==> flow/design.v <==
module true_dual_port_bram #(
    parameter DWIDTH      = 8,
    parameter DEPTH       = 256,
    parameter ADDR_W      = $clog2(DEPTH),
    parameter READ_SYNC   = 1,
    parameter WRITE_FIRST = 1      
)(
    input                         clk,
    input                         clk_en,
    input                         port_en_0,
    input                         wr_en_0,
    input      [ADDR_W-1:0]       addr_in_0,
    input      [DWIDTH-1:0]       data_in_0,
    output reg [DWIDTH-1:0]       data_out_0,
    input                         port_en_1,
    input                         wr_en_1,
    input      [ADDR_W-1:0]       addr_in_1,
    input      [DWIDTH-1:0]       data_in_1,
    output reg [DWIDTH-1:0]       data_out_1,
    input                         singleportmode,
    output reg                    collision_flag
);
    (* ram_style = "block" *) reg [DWIDTH-1:0] ram [0:DEPTH-1];
    integer i;
    initial begin
        for (i = 0; i < DEPTH; i = i + 1)
            ram[i] = {DWIDTH{1'b0}};
    end
    always @(posedge clk) begin
        if (clk_en)
            collision_flag <= (port_en_0 && port_en_1 && wr_en_0 && wr_en_1 && (addr_in_0 == addr_in_1));
    end
    generate
        if (READ_SYNC) begin : SYNC_READ
            always @(posedge clk) begin
                if (clk_en) begin
                    if (singleportmode) begin
                        if (port_en_0) begin
                            if (wr_en_0) begin
                                if (addr_in_0 <= 8'h0F)
                                    ram[addr_in_0] <= data_in_0;
                                if (WRITE_FIRST == 1)
                                    data_out_0 <= data_in_0;
                                else
                                    data_out_0 <= ram[addr_in_0];
                            end else begin
                                data_out_0 <= ram[addr_in_0];
                            end
                        end else begin
                            data_out_0 <= {DWIDTH{1'b0}};
                        end
                        data_out_1 <= {DWIDTH{1'b0}};
                    end else begin
                        if (port_en_0 && port_en_1 && wr_en_0 && wr_en_1) begin
                            if (addr_in_0 == addr_in_1) begin
                                ram[addr_in_0] <= data_in_0;
                                if (WRITE_FIRST == 1) begin
                                    data_out_0 <= data_in_0;
                                    data_out_1 <= data_in_0;
                                end else begin
                                    data_out_0 <= ram[addr_in_0];
                                    data_out_1 <= ram[addr_in_0];
                                end
                            end else begin
                                ram[addr_in_0] <= data_in_0;
                                ram[addr_in_1] <= data_in_1;
                                if (WRITE_FIRST == 1) begin
                                    data_out_0 <= data_in_0;
                                    data_out_1 <= data_in_1;
                                end else begin
                                    data_out_0 <= ram[addr_in_0];
                                    data_out_1 <= ram[addr_in_1];
                                end
                            end
                        end else if (port_en_0 && wr_en_0 && port_en_1 && !wr_en_1) begin
                            ram[addr_in_0] <= data_in_0;
                            if (WRITE_FIRST == 1)
                                data_out_0 <= data_in_0;
                            else
                                data_out_0 <= ram[addr_in_0];
                            data_out_1 <= ram[addr_in_1];
                        end else if (port_en_0 && !wr_en_0 && port_en_1 && wr_en_1) begin
                            ram[addr_in_1] <= data_in_1;
                            if (WRITE_FIRST == 1)
                                data_out_1 <= data_in_1;
                            else
                                data_out_1 <= ram[addr_in_1];
                            data_out_0 <= ram[addr_in_0];
                        end else if (port_en_0 && port_en_1 && !wr_en_0 && !wr_en_1) begin
                            data_out_0 <= ram[addr_in_0];
                            data_out_1 <= ram[addr_in_1];
                        end else begin
                            if (port_en_0) begin
                                if (wr_en_0)
                                    ram[addr_in_0] <= data_in_0;
                                if (WRITE_FIRST == 1 && wr_en_0)
                                    data_out_0 <= data_in_0;
                                else
                                    data_out_0 <= ram[addr_in_0];
                            end else begin
                                data_out_0 <= {DWIDTH{1'b0}};
                            end
                            if (port_en_1) begin
                                if (wr_en_1)
                                    ram[addr_in_1] <= data_in_1;
                                if (WRITE_FIRST == 1 && wr_en_1)
                                    data_out_1 <= data_in_1;
                                else
                                    data_out_1 <= ram[addr_in_1];
                            end else begin
                                data_out_1 <= {DWIDTH{1'b0}};
                            end
                        end
                    end
                end
            end
        end else begin : ASYNC_READ
            always @(posedge clk) begin
                if (clk_en) begin
                    if (port_en_0 && wr_en_0)
                        ram[addr_in_0] <= data_in_0;
                    if (port_en_1 && wr_en_1)
                        ram[addr_in_1] <= data_in_1;
                end
            end
            always @* begin
                if (port_en_0)
                    data_out_0 = ram[addr_in_0];
                else
                    data_out_0 = {DWIDTH{1'b0}};
                if (port_en_1)
                    data_out_1 = ram[addr_in_1];
                else
                    data_out_1 = {DWIDTH{1'b0}};
            end
        end
    endgenerate
endmodule
From RTL to reports: true_dual_port_bram
What the tools print for true_dual_port_bram, step after step. Lines are those of the file above, counted from 1. Operators: Yosys type, input widths -> output width; for muxes data width and select width s. Library cell names are shortened. A cell with n/a has no value.

Top: true_dual_port_bram. Clock: clk. Standard-cell library: sky130hd. Timing corner: tt_025C_1v80.

Word level
Source: Yosys, flattened and elaborated, memories not mapped. Widths are those after wreduce; folded enables and synchronous resets count as part of the registers. Registers that Yosys merges into a memory's read port (data or address) are not register bits. Print and check cells do not count. Equal cells are merged and count once. Memory sizes are those after Yosys's memory passes, which may raise the word count (mostly to a power of two), join words into wider ones and drop unused or constant bits.

Under memory bits (writable) stands 2048. The entry for cells after elaboration reads 126. Under register bits after elaboration stands 17. Memories: 1.

The figure for equality and inequality tests is 1. Reductions and logical operators: 14. The entry for $lt $le $gt $ge reads 1. Under bitwise operators stands 6. The entry for muxes and demuxes reads 100.

Memory list: ram (words 256, width 8, read ports 2, write ports 2, line 23) `(* ram_style = "block" *) reg [DWIDTH-1:0] ram [0:DEPTH-1];`.

Operators by type and width (count): $mux 8 (62); $mux 1 (38); $logic_and 1x1->1 (12); $le 8x4->1 const B (1); $eq 8x8->1 (1); $or 1x1->1 (6); $logic_not 1->1 (2).

Longest topological paths
Depth = most cells in a row (Yosys ltp): at word level without a register or memory, in the mapped netlist without a sequential cell, where the memories' decode and read muxes count.

Under depth in word-level cells stands 11. For ABC_AREA the number is 0. The figure for mapped depth is 14. The entry for gate-level depth less buffers reads 7.

Mapped cells and area
The flow's flattened synthesis, as Yosys stat reports it; memories are mapped. The netlist is that of the ABC_AREA named above (0 if unset); the other value can give another one.

Cells by type: edfxtp_1 (count 2065, area in all 6.2E+04 um^2); mux4_2 (count 1106, area in all 2.49E+04 um^2); mux2_2 (count 1991, area in all 2.24E+04 um^2); clkbuf_1 (count 643, area in all 2.41E+03 um^2); mux2i_1 (count 219, area in all 2.19E+03 um^2); o22ai_1 (count 164, area in all 1.03E+03 um^2); nand2_1 (count 248, area in all 930.893 um^2); mux2_1 (count 80, area in all 900.864 um^2); o21ai_0 (count 161, area in all 805.773 um^2); nor2_2 (count 105, area in all 656.88 um^2); buf_2 (count 120, area in all 600.576 um^2); a22oi_1 (count 75, area in all 563.04 um^2); buf_6 (count 40, area in all 450.432 um^2); buf_4 (count 55, area in all 412.896 um^2); nor2_1 (count 90, area in all 337.824 um^2); nand3_1 (count 50, area in all 250.24 um^2); nor3_1 (count 40, area in all 200.192 um^2); buf_1 (count 53, area in all 198.941 um^2).

Other cell types: 68; their cells: 377.

Under buffers stands 917. Flip-flop cells: 2065. For mapped cells the number is 7682. Mapped area: 124227.9 um^2.

Path before layout
Path of least setup slack by OpenSTA after synthesis, without wires, with an ideal clock, recovery checks aside; 20% of the period is set as input and as output delay. Where synthesis merged equal registers, the netlist keeps one of their names.

Path kind: input-to-reg. Start point: input port addr_in_0[5]. End point: memory ram[34][0]. Period: 3.55 ns. For stages on the path the number is 8. Setup slack: 0.091 ns. The entry for delay of the path reads 2.749 ns. For external input delay the number is 0.710 ns. The figure for data arrival time is 3.075 ns. The entry for library setup time reads 0.384 ns. The entry for data required time reads 3.166 ns. Synthesis period reached: 3.459 ns.

"delay of the path" is the arrival time less input delay plus setup time. "stages on the path": output pins that drive a net of the path, with the launching flip-flop's if there is one; two outputs of one cell count as two. "synthesis period reached" = period - worst setup slack (recovery checks aside). The figure is calculated, with input and output delays left at 20% of the set period. The rows between start and end are the longest chain of elaborated cells between them; the timing report does not say that the signal goes this way. Where chains are equally long, one stands for them. Each line given opens the expression or statement behind the cell; cells for indexed reads and writes are added by Yosys, which also makes memories of some case tables. The path ends at the enable pin of a flip-flop; only ways to that pin are counted.

Path through: buf_2 buf_2 buf_1 nand2_1 nor3_1 nand2_1 clkbuf_1 o21ai_0. For length of the longest elaborated chain the number is 10. For elaborated cells between the ends (all ways) the number is 21. Classes of those cells: 1 x compare; 1 x eq/ne; 13 x mux; 6 x logic.

RTL lines, path post-synthesis: start, declared (line 12) `input      [ADDR_W-1:0]       addr_in_0,`; $le 8x4->1 (line 40) `if (addr_in_0 <= 8'h0F)`; $mux 1 (line 40); $mux 1 (line 39) `if (wr_en_0) begin`; $mux 1 (line 38) `if (port_en_0) begin`; $mux 1 (line 37) `if (singleportmode) begin`; $mux 1 (line 36) `if (clk_en) begin`; $or 1x1->1 (4 in a row); end, declared (line 23) `(* ram_style = "block" *) reg [DWIDTH-1:0] ram [0:DEPTH-1];`.

Path in the finished layout
Path of least setup slack in the final report of run 1 (OpenROAD, finished layout, wires in). Where an end is a register, its clock arrival counts in the times.

Path kind: input-to-reg. Start point: input port addr_in_1[5]. End point: register data_out_1[7]. Setup slack: 0.83 ns. For external input delay the number is 0.89 ns. The entry for library setup time reads 0.25 ns. For stages on the path the number is 9. Period: 4.43 ns. The figure for data arrival time is 4.30 ns. The entry for data required time reads 5.12 ns.

The rows between start and end are the longest chain of elaborated cells between them; the timing report does not say that the signal goes this way. Where chains are equally long, one stands for them. The chain passes a memory read, where the word-level depth is cut; so it can be longer than that depth. A register here has more assigning lines than the two given.

Path through: buf_2 buf_4 nor4_2 a22oi_1 o32ai_1 a2111oi_2 o2111ai_1 or3_1 a221o_1. For length of the longest elaborated chain the number is 7. For elaborated cells between the ends (all ways) the number is 9. Classes of those cells: 1 x eq/ne; 7 x mux; 1 x memory.

RTL lines, path after layout: start, declared (line 17) `input      [ADDR_W-1:0]       addr_in_1,`; $mem_v2 256x8 (line 23) `(* ram_style = "block" *) reg [DWIDTH-1:0] ram [0:DEPTH-1];`; $mux 8 (line 106) `if (WRITE_FIRST == 1 && wr_en_1)`; $mux 8 (line 103) `if (port_en_1) begin`; $mux 8 (line 89) `end else if (port_en_0 && port_en_1 && !wr_en_0 && !wr_en_1) begin`; $mux 8 (line 82) `end else if (port_en_0 && !wr_en_0 && port_en_1 && wr_en_1) begin`; $mux 8 (line 75) `end else if (port_en_0 && wr_en_0 && port_en_1 && !wr_en_1) begin`; $mux 8 (line 54) `if (port_en_0 && port_en_1 && wr_en_0 && wr_en_1) begin`; end, assigned (line 59) `data_out_1 <= data_in_0;`; end, assigned (line 62) `data_out_1 <= ram[addr_in_0];`; end, declared (line 19) `output reg [DWIDTH-1:0]       data_out_1,`.

Ticket comment

Record of 2 stored runs of the RTL-to-layout flow on true_dual_port_bram, platform sky130hd. The runs are unordered. Constraints: input delay and output delay 20% of the set period each, output load 0.01 pF. "period reached": clock period set for the run, less the worst setup slack. It is reckoned from that one timing run; input and output delays stay at 20% of the period that was set. "worst setup path time" = time allowed to the worst setup path (clock period - input delay - output delay, where it has them) - its slack; a late launch clock adds to it, a late capture clock takes from it. "power": no workload was simulated; the value follows from the tool's default switching activity.

Files of run 1:
==> flow/run.sh <==
#!/bin/bash
# the make line also repeats the synthesis and layout settings of config.mk as NAME=value (left out here)
make -C /OpenROAD-flow-scripts/flow DESIGN_CONFIG=/design/flow/config.mk WORK_HOME=/design/flow/orfs CLKGATE_MAP_FILE= finish
==> flow/config.mk <==
export PLATFORM = sky130hd
export DESIGN_NAME = true_dual_port_bram
export DESIGN_NICKNAME = true_dual_port_bram
export VERILOG_FILES = /design/flow/design.v
export SDC_FILE = /design/flow/constraint.sdc
export NUM_CORES = 4
export LEC_CHECK = 0
export CAP_MARGIN = 20
export CORE_MARGIN = 2
export CORE_UTILIZATION = 40
export SLEW_MARGIN = 20
==> flow/constraint.sdc <==
create_clock -name core_clock -period 4.43 [get_ports {clk}]
set_input_delay 0.8860 -clock core_clock [delete_from_list [all_inputs] [get_ports {clk}]]
set_output_delay 0.8860 -clock core_clock [all_outputs]
set_load 0.01 [all_outputs]

Results of run 1. For the Yosys chip area after synthesis the run shows 124227.9 um^2. The die area stands at 315041.0 um^2. The standard-cell area of the final layout reads 142857.0 um^2. The measured post-layout utilization is 46.3%. For the worst setup slack after layout the run shows 0.825 ns. For the sum of negative setup slack the run shows 0.000 ns. The final worst hold slack stands at 0.629 ns. For the power the run shows 48170 uW. The period reached reads 3.605 ns. The worst setup path time comes to 2.72 ns. Critical path type: input-to-reg.

Files of run 2:
==> flow/run.sh <==
#!/bin/bash
# the make line also repeats the synthesis and layout settings of config.mk as NAME=value (left out here)
make -C /OpenROAD-flow-scripts/flow DESIGN_CONFIG=/design/flow/config.mk WORK_HOME=/design/flow/orfs CLKGATE_MAP_FILE= finish
==> flow/config.mk <==
export PLATFORM = sky130hd
export DESIGN_NAME = true_dual_port_bram
export DESIGN_NICKNAME = true_dual_port_bram
export VERILOG_FILES = /design/flow/design.v
export SDC_FILE = /design/flow/constraint.sdc
export NUM_CORES = 4
export LEC_CHECK = 0
export ABC_AREA = 1
export CAP_MARGIN = 20
export CELL_PAD_IN_SITES_DETAIL_PLACEMENT = 1
export CORE_ASPECT_RATIO = 0.59
export CORE_MARGIN = 4
export CORE_UTILIZATION = 36
export CTS_CLUSTER_DIAMETER = 272
export SLEW_MARGIN = 20
export TNS_END_PERCENT = 35
==> flow/constraint.sdc <==
create_clock -name core_clock -period 2.57 [get_ports {clk}]
set_input_delay 0.5140 -clock core_clock [delete_from_list [all_inputs] [get_ports {clk}]]
set_output_delay 0.5140 -clock core_clock [all_outputs]
set_load 0.01 [all_outputs]

Results of run 2. For the Yosys chip area after synthesis the run shows 124668.3 um^2. The die area stands at 356109.0 um^2. The standard-cell area of the final layout reads 160614.0 um^2. The measured post-layout utilization is 46.7%. For the worst setup slack after layout the run shows -0.162 ns. For the sum of negative setup slack the run shows -4.089 ns. The final worst hold slack stands at 0.062 ns. For the power the run shows 84640 uW. The period reached reads 2.732 ns. The worst setup path time comes to 2.22 ns. Critical path type: input-to-reg.
